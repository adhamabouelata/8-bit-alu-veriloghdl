==> flow/design.v <==
module adder(
           input [7:0] A,B,  				   
           input [1:0] Adder_Sel,		   
           output [7:0] Adder_Out, 		   
			  output equal,greater,smaller,  
			  output CarryOut  				   
    );
    reg [7:0] Adder_Result;
    wire [8:0] tmp;
    assign Adder_Out = Adder_Result;  
    assign tmp = {1'b0,A} + {1'b0,B};
    assign CarryOut = tmp[8];  
	 assign equal   = (A==B)?1'd1:1'd0 ;
	 assign greater = (A>B)	?1'd1:1'd0 ;
	 assign smaller = (A<B) ?1'd1:1'd0 ; 
	always@(*)
	begin
	case(Adder_Sel)
        2'b00:  
           Adder_Result = A + B ; 
        2'b01:  
           Adder_Result = A - B ;
        2'b11:  
           Adder_Result = ~B + 8'h01;
		  default: Adder_Result = 8'h00 ;
        endcase  
	end
endmodule
module alu_struct(
           input clk, rst_n,
			  input [7:0] A,B,  				   
           input [3:0] ALU_Sel,			   
           output [7:0] ALU_Out, 		   
			  output equal,greater,smaller,  
			  output CarryOut  				   
    );
wire [7:0] Adder_Out, Logic_Out, shifter_Out, temp, reg_In;
adder 			g1(A, B, ALU_Sel[1:0], Adder_Out, equal, greater, smaller, CarryOut);
logic_unit		g2(A, B, ALU_Sel[1:0], Logic_Out);
shifter			g3(A,    ALU_Sel[1:0], shifter_Out);
mux_8bit			g4(temp  , 		Logic_Out, shifter_Out, ALU_Sel[2]);
mux_8bit			g5(reg_In,     Adder_Out, temp       , ALU_Sel[3]);
register_8bit	g6(clk, rst_n, reg_In, ALU_Out);
endmodule
module d_ffr(clk, rst_n, d, q);
input clk, rst_n;
input  [7:0] d;
output reg [7:0] q;
always @ (posedge clk or negedge rst_n) begin
    if (!rst_n) q <= 0;
    else      q <= d;
end
endmodule
module logic_unit(
           input [7:0] A,B,  				   
           input [1:0] Logic_Sel,		   
           output [7:0] Logic_Out 		   
    );
    reg  [7:0] Logic_Result;
    assign Logic_Out = Logic_Result;  
	always@(*)
	begin
	case(Logic_Sel)
        2'b00:  
           Logic_Result = A & B;
        2'b01:  
           Logic_Result = A ^ B;
        2'b10:  
           Logic_Result = A | B;
        2'b11:  
           Logic_Result = ~ B  ;
		  default: Logic_Result = 8'h00 ;
   endcase  
	end
endmodule
module mux_8bit(Out, In0, In1, S);
output [7:0] Out;
input  [7:0] In0, In1;
input  S;
assign Out = (S) ? In1:In0 ;
endmodule
module register_8bit (clk, rst, d, q);
input clk, rst;
input  [7:0] d; 
output [7:0] q;
wire [7:0] q1, q2, q3, q4, q5, q6, q7;
d_ffr u1(clk, rst, d, q1);
d_ffr u2(clk, rst, q1, q2);
d_ffr u3(clk, rst, q2, q3);
d_ffr u4(clk, rst, q3, q4);
d_ffr u5(clk, rst, q4, q5);
d_ffr u6(clk, rst, q5, q6);
d_ffr u7(clk, rst, q6, q7);
d_ffr u8(clk, rst, q7, q);
endmodule
module shifter(
           input [7:0] A,  				   
           input [1:0] shifter_Sel,		   
           output [7:0] shifter_Out 		   
    );
    reg  [7:0] shifter_Result;
    assign shifter_Out = shifter_Result;  
	always@(*)
	begin
	case(shifter_Sel)
        2'b00:  
           shifter_Result = A>>1;
        2'b01:  
           shifter_Result = A<<1;
        2'b10:  
           shifter_Result = {A[0],A[7:1]};
        2'b11:  
           shifter_Result = {A[6:0],A[7]};
		  default: shifter_Result = 8'h00 ;
   endcase  
	end
endmodule
---- Step by step through the tools: alu_struct ----
The steps from the RTL of alu_struct to its reports follow in flow order.
Lines are those of the file above, counted from 1.
Not given: -
set-up
  design top .............................. alu_struct
  clock ................................... clk
  cell library ............................ sky130hd
  corner .................................. tt_025C_1v80

---- Word level ----
Source: Yosys, flattened and elaborated, memories not mapped. Widths are those after wreduce; folded enables and synchronous resets count as part of the registers. Registers that Yosys merges into a memory's read port (data or address) are not register bits. Print and check cells do not count.
operators by class
  $add $sub $neg .......................... 4
  multiply operators ...................... 0
  div/mod/pow operators ................... 0
  magnitude comparators ................... 2
  equal/unequal tests ..................... 4
  shifts and indexed selects .............. 0
  multiplexer cells ....................... 8
  bitwise gates (word level) .............. 4
  reduce/logical cells .................... 1
operator list
  operator                                                        number
  8-bit parallel mux with 4-bit select                            2
  8-bit parallel mux with 3-bit select                            1
  8-bit 2-to-1 mux                                                2
  8-bit by 8-bit adder with 9-bit output                          1
  8-bit by 1-bit adder with 8-bit output with constant B          1
  8-bit adder                                                     1
  8-bit subtractor                                                1
  8-bit > comparator                                              1
  8-bit < comparator                                              1
  8-bit equality test                                             1
  8-bit bitwise AND                                               1
  8-bit bitwise OR                                                1
  8-bit XOR                                                       1
  8-bit inverter                                                  1
  2-bit equality test with constant B                             2
  1-bit 2-to-1 mux                                                3
  2-bit by 1-bit equality test with 1-bit output with constant B  1
  2-bit zero test                                                 1
bit counts
  register bits after elaboration ......... 64
  latch bits .............................. 0
  memory bits (writable) .................. 0
  bits in read-only memories .............. 0
  word width x clocked read ports ......... 0
  memories kept ........................... 0
  input port bits ......................... 22
  output and inout port bits .............. 12
  word-level cells ........................ 31

---- Logic depth ----
Longest topological path by Yosys (ltp), each cell counted once; first at word level (registers and memories cut), then after technology mapping (sequential cells cut; the memories' decode and read muxes count).
logic depth
  depth after elaboration ................. 4
  ABC_AREA ................................ 1
  depth in mapped cells ................... 14
  depth with buffers taken out ............ 13

---- After synthesis ----
Source: synth_stat.txt of the flow (Yosys; design flattened, memories mapped). It holds for the ABC_AREA given above (unset counts as 0); a run with the other value may have another netlist.
synthesis totals
  cells in the netlist .................... 341
  mapped area ............................. 3,103.0 um^2
  sequential part of the area ............. 1,601.5 um^2
  mapped flip-flops ....................... 64
  buffer cells ............................ 7
cell types
  type                       number  total area (um^2)
  sky130_fd_sc_hd__dfrtp_1   64      1.6E+03
  sky130_fd_sc_hd__ha_1      25      312.8
  sky130_fd_sc_hd__nand2_1   80      300.288
  sky130_fd_sc_hd__nand3_1   30      150.144
  sky130_fd_sc_hd__a21oi_1   29      145.139
  sky130_fd_sc_hd__inv_1     35      131.376
  sky130_fd_sc_hd__o21ai_0   14      70.067
  sky130_fd_sc_hd__o21ai_1   11      55.053
  sky130_fd_sc_hd__nor2_1    14      52.55
  sky130_fd_sc_hd__fa_1      2       40.038
  sky130_fd_sc_hd__nand4_1   4       25.024
  sky130_fd_sc_hd__inv_2     6       22.522
  sky130_fd_sc_hd__nand2_4   2       22.522
  sky130_fd_sc_hd__buf_2     4       20.019
  sky130_fd_sc_hd__o22ai_1   3       18.768
  sky130_fd_sc_hd__o221ai_1  2       17.517
  sky130_fd_sc_hd__a221oi_2  1       15.014
  sky130_fd_sc_hd__o211ai_1  2       15.014
Not listed: further types 12, cells in them 13.

---- Worst setup path after synthesis ----
Source: OpenSTA report_checks on the synthesized netlist (no wires, ideal clock, input and output delay 20% of the period each), path of least setup slack; recovery checks are left aside. Register names are those of the netlist, which keeps one name where synthesis merged equal registers.
timing path after synthesis
  path type ............................... input to output
  start point ............................. input port B[5]
  end point ............................... output port greater
  period .................................. 2,900 ps
  external input delay .................... 580 ps
  output delay ............................ 580 ps
  time at the first pin ................... 580 ps
  arrival time ............................ 1,938 ps
  data required time ...................... 2,320 ps
  slack ................................... 382 ps
  delay of the path ....................... 1,358 ps
  stages .................................. 8
  buffers on the path ..................... 1
  period reached after synthesis .......... 2,518 ps
"delay of the path" is the arrival time less input delay plus setup time.
A path that ends at an output port has no setup time.
"stages" counts driving pins, that of a launching flip-flop among them; a cell with two outputs on the path counts twice.
"period reached after synthesis" is the clock period less the worst setup slack; recovery checks do not enter. This is arithmetic on one report: input and output delays are still those of the set period (20% each).
Between the ends stands the longest chain of elaborated cells between them, by number of cells; it is not shown to be the way that was timed. Of several equally long chains one is given.
Each line given opens the expression or statement behind the cell; cells for indexed reads and writes are added by Yosys, which also makes memories of some case tables.
on the way, after synthesis
  cells stage by stage .................... sky130_fd_sc_hd__inv_1 > sky130_fd_sc_hd__ha_1 > sky130_fd_sc_hd__buf_2 > sky130_fd_sc_hd__inv_1 > sky130_fd_sc_hd__a21oi_1 > sky130_fd_sc_hd__o21ai_0 > sky130_fd_sc_hd__a211oi_1 > sky130_fd_sc_hd__nor2_1
  cells in the longest elaborated chain ... 2
  elaborated cells between the ends (all ways) .. 2
  source lines of those cells ............. 1
  those cells by class .................... 1 x compare; 1 x mux
ends and longest elaborated chain, after synthesis
  element             RTL line  source
  from (decl)         31        input [7:0] A,B,
  8-bit > comparator  14        assign greater = (A>B) ?1'd1:1'd0 ;
  1-bit 2-to-1 mux    14
  to (decl)           34        output equal,greater,smaller,
Some nets on the timed path still bear RTL names; the line given drives or declares the net.
named nets, after synthesis
  signal   RTL line  source
  smaller  15        assign smaller = (A<B) ?1'd1:1'd0 ;

---- Timing after layout ----
Path of least setup slack in the final report of run 1 (OpenROAD, finished layout, wires in). Where an end is a register, its clock arrival counts in the times.
The path's times are printed in steps of 10 ps; the period is the one set.
timing path post-layout
  path type ............................... input to output
  start point ............................. input port A[5]
  end point ............................... output port greater
  period .................................. 2,840 ps
  external input delay .................... 570 ps
  output delay ............................ 570 ps
  time at the first pin ................... 570 ps
  arrival time ............................ 2,200 ps
  data required time ...................... 2,270 ps
  slack ................................... 70 ps
  stages .................................. 9
  buffers on the path ..................... 3
Between the ends stands the longest chain of elaborated cells between them, by number of cells; it is not shown to be the way that was timed. Of several equally long chains one is given.
on the way, post-layout
  cells stage by stage .................... sky130_fd_sc_hd__clkdlybuf4s50_1 > sky130_fd_sc_hd__inv_2 > sky130_fd_sc_hd__ha_4 > sky130_fd_sc_hd__nor2_4 > sky130_fd_sc_hd__nand3_4 > sky130_fd_sc_hd__nor4_4 > sky130_fd_sc_hd__buf_4 > sky130_fd_sc_hd__nor2_1 > sky130_fd_sc_hd__buf_2
  cells in the longest elaborated chain ... 2
  elaborated cells between the ends (all ways) .. 2
  source lines of those cells ............. 1
  those cells by class .................... 1 x compare; 1 x mux
ends and longest elaborated chain, post-layout
  element             RTL line  source
  from (decl)         31        input [7:0] A,B,
  8-bit > comparator  14        assign greater = (A>B) ?1'd1:1'd0 ;
  1-bit 2-to-1 mux    14
  to (decl)           34        output equal,greater,smaller,

Subject: alu_struct on sky130hd, stored results

Hello all,

2 stored runs of alu_struct in the flow (synthesis by Yosys, layout by OpenROAD, sky130hd cells), in arbitrary order. Constraints: input delay and output delay 20% of the set period each, output load 0.01 pF.
"achieved period": clock period set for the run, less the worst setup slack. It is reckoned from that one timing run; input and output delays stay at 20% of the period that was set.
"allowed time less slack (worst setup path)": the worst setup path's part of the clock period (all of it between registers, 20% less for each end at a port) less its slack. A launch clock that arrives late makes it longer, a capture clock that arrives late makes it shorter.
"total power after layout": no workload was simulated; the value follows from the tool's default switching activity.
"allowed time less slack (worst setup path)" is known to 10 ps.

======== run 1 ========
==> flow/run.sh <==
#!/bin/bash
# the make line also repeats the synthesis and layout settings of config.mk as NAME=value (left out here)
make -C /OpenROAD-flow-scripts/flow DESIGN_CONFIG=/design/flow/config.mk WORK_HOME=/design/flow/orfs CLKGATE_MAP_FILE= finish
==> flow/config.mk <==
export PLATFORM = sky130hd
export DESIGN_NAME = alu_struct
export DESIGN_NICKNAME = alu_struct
export VERILOG_FILES = /design/flow/design.v
export SDC_FILE = /design/flow/constraint.sdc
export NUM_CORES = 4
export LEC_CHECK = 0
export ABC_AREA = 1
export CAP_MARGIN = 25
export CELL_PAD_IN_SITES_GLOBAL_PLACEMENT = 0
export CORE_ASPECT_RATIO = 1.16
export CORE_MARGIN = 2
export CORE_UTILIZATION = 35
export GPL_ROUTABILITY_DRIVEN = 0
export MAX_ROUTING_LAYER = met5
export PLACE_DENSITY_LB_ADDON = 0.16
export SLEW_MARGIN = 20
==> flow/constraint.sdc <==
create_clock -name core_clock -period 2.84 [get_ports {clk}]
set_input_delay 0.5680 -clock core_clock [delete_from_list [all_inputs] [get_ports {clk}]]
set_output_delay 0.5680 -clock core_clock [all_outputs]
set_load 0.01 [all_outputs]

-------- measured, run 1 --------
  final utilization ....................... 0.5
  achieved period ......................... 2,767 ps
  total power after layout ................ 0.002312 W
  std-cell area (final layout) ............ 4,374.2 um^2
  total die area .......................... 9,637.1 um^2
  post-route setup TNS .................... 0 ps
  area of the synthesized netlist ......... 3,103.0 um^2
  allowed time less slack (worst setup path) .. 1,630 ps
  kind of the worst setup path ............ input to output
  worst hold slack ........................ 345 ps
  smallest setup slack .................... 73 ps

======== run 2 ========
==> flow/run.sh <==
#!/bin/bash
# the make line also repeats the synthesis and layout settings of config.mk as NAME=value (left out here)
make -C /OpenROAD-flow-scripts/flow DESIGN_CONFIG=/design/flow/config.mk WORK_HOME=/design/flow/orfs CLKGATE_MAP_FILE= finish
==> flow/config.mk <==
export PLATFORM = sky130hd
export DESIGN_NAME = alu_struct
export DESIGN_NICKNAME = alu_struct
export VERILOG_FILES = /design/flow/design.v
export SDC_FILE = /design/flow/constraint.sdc
export NUM_CORES = 4
export LEC_CHECK = 0
export CAP_MARGIN = 20
export CORE_MARGIN = 2
export CORE_UTILIZATION = 40
export SLEW_MARGIN = 20
==> flow/constraint.sdc <==
create_clock -name core_clock -period 4.73 [get_ports {clk}]
set_input_delay 0.9460 -clock core_clock [delete_from_list [all_inputs] [get_ports {clk}]]
set_output_delay 0.9460 -clock core_clock [all_outputs]
set_load 0.01 [all_outputs]

-------- measured, run 2 --------
  final utilization ....................... 0.489
  achieved period ......................... 4,470 ps
  total power after layout ................ 0.001267 W
  std-cell area (final layout) ............ 3,723.6 um^2
  total die area .......................... 8,484.2 um^2
  post-route setup TNS .................... 0 ps
  area of the synthesized netlist ......... 3,105.5 um^2
  allowed time less slack (worst setup path) .. 2,580 ps
  kind of the worst setup path ............ input to output
  worst hold slack ........................ 344 ps
  smallest setup slack .................... 260 ps

Thanks
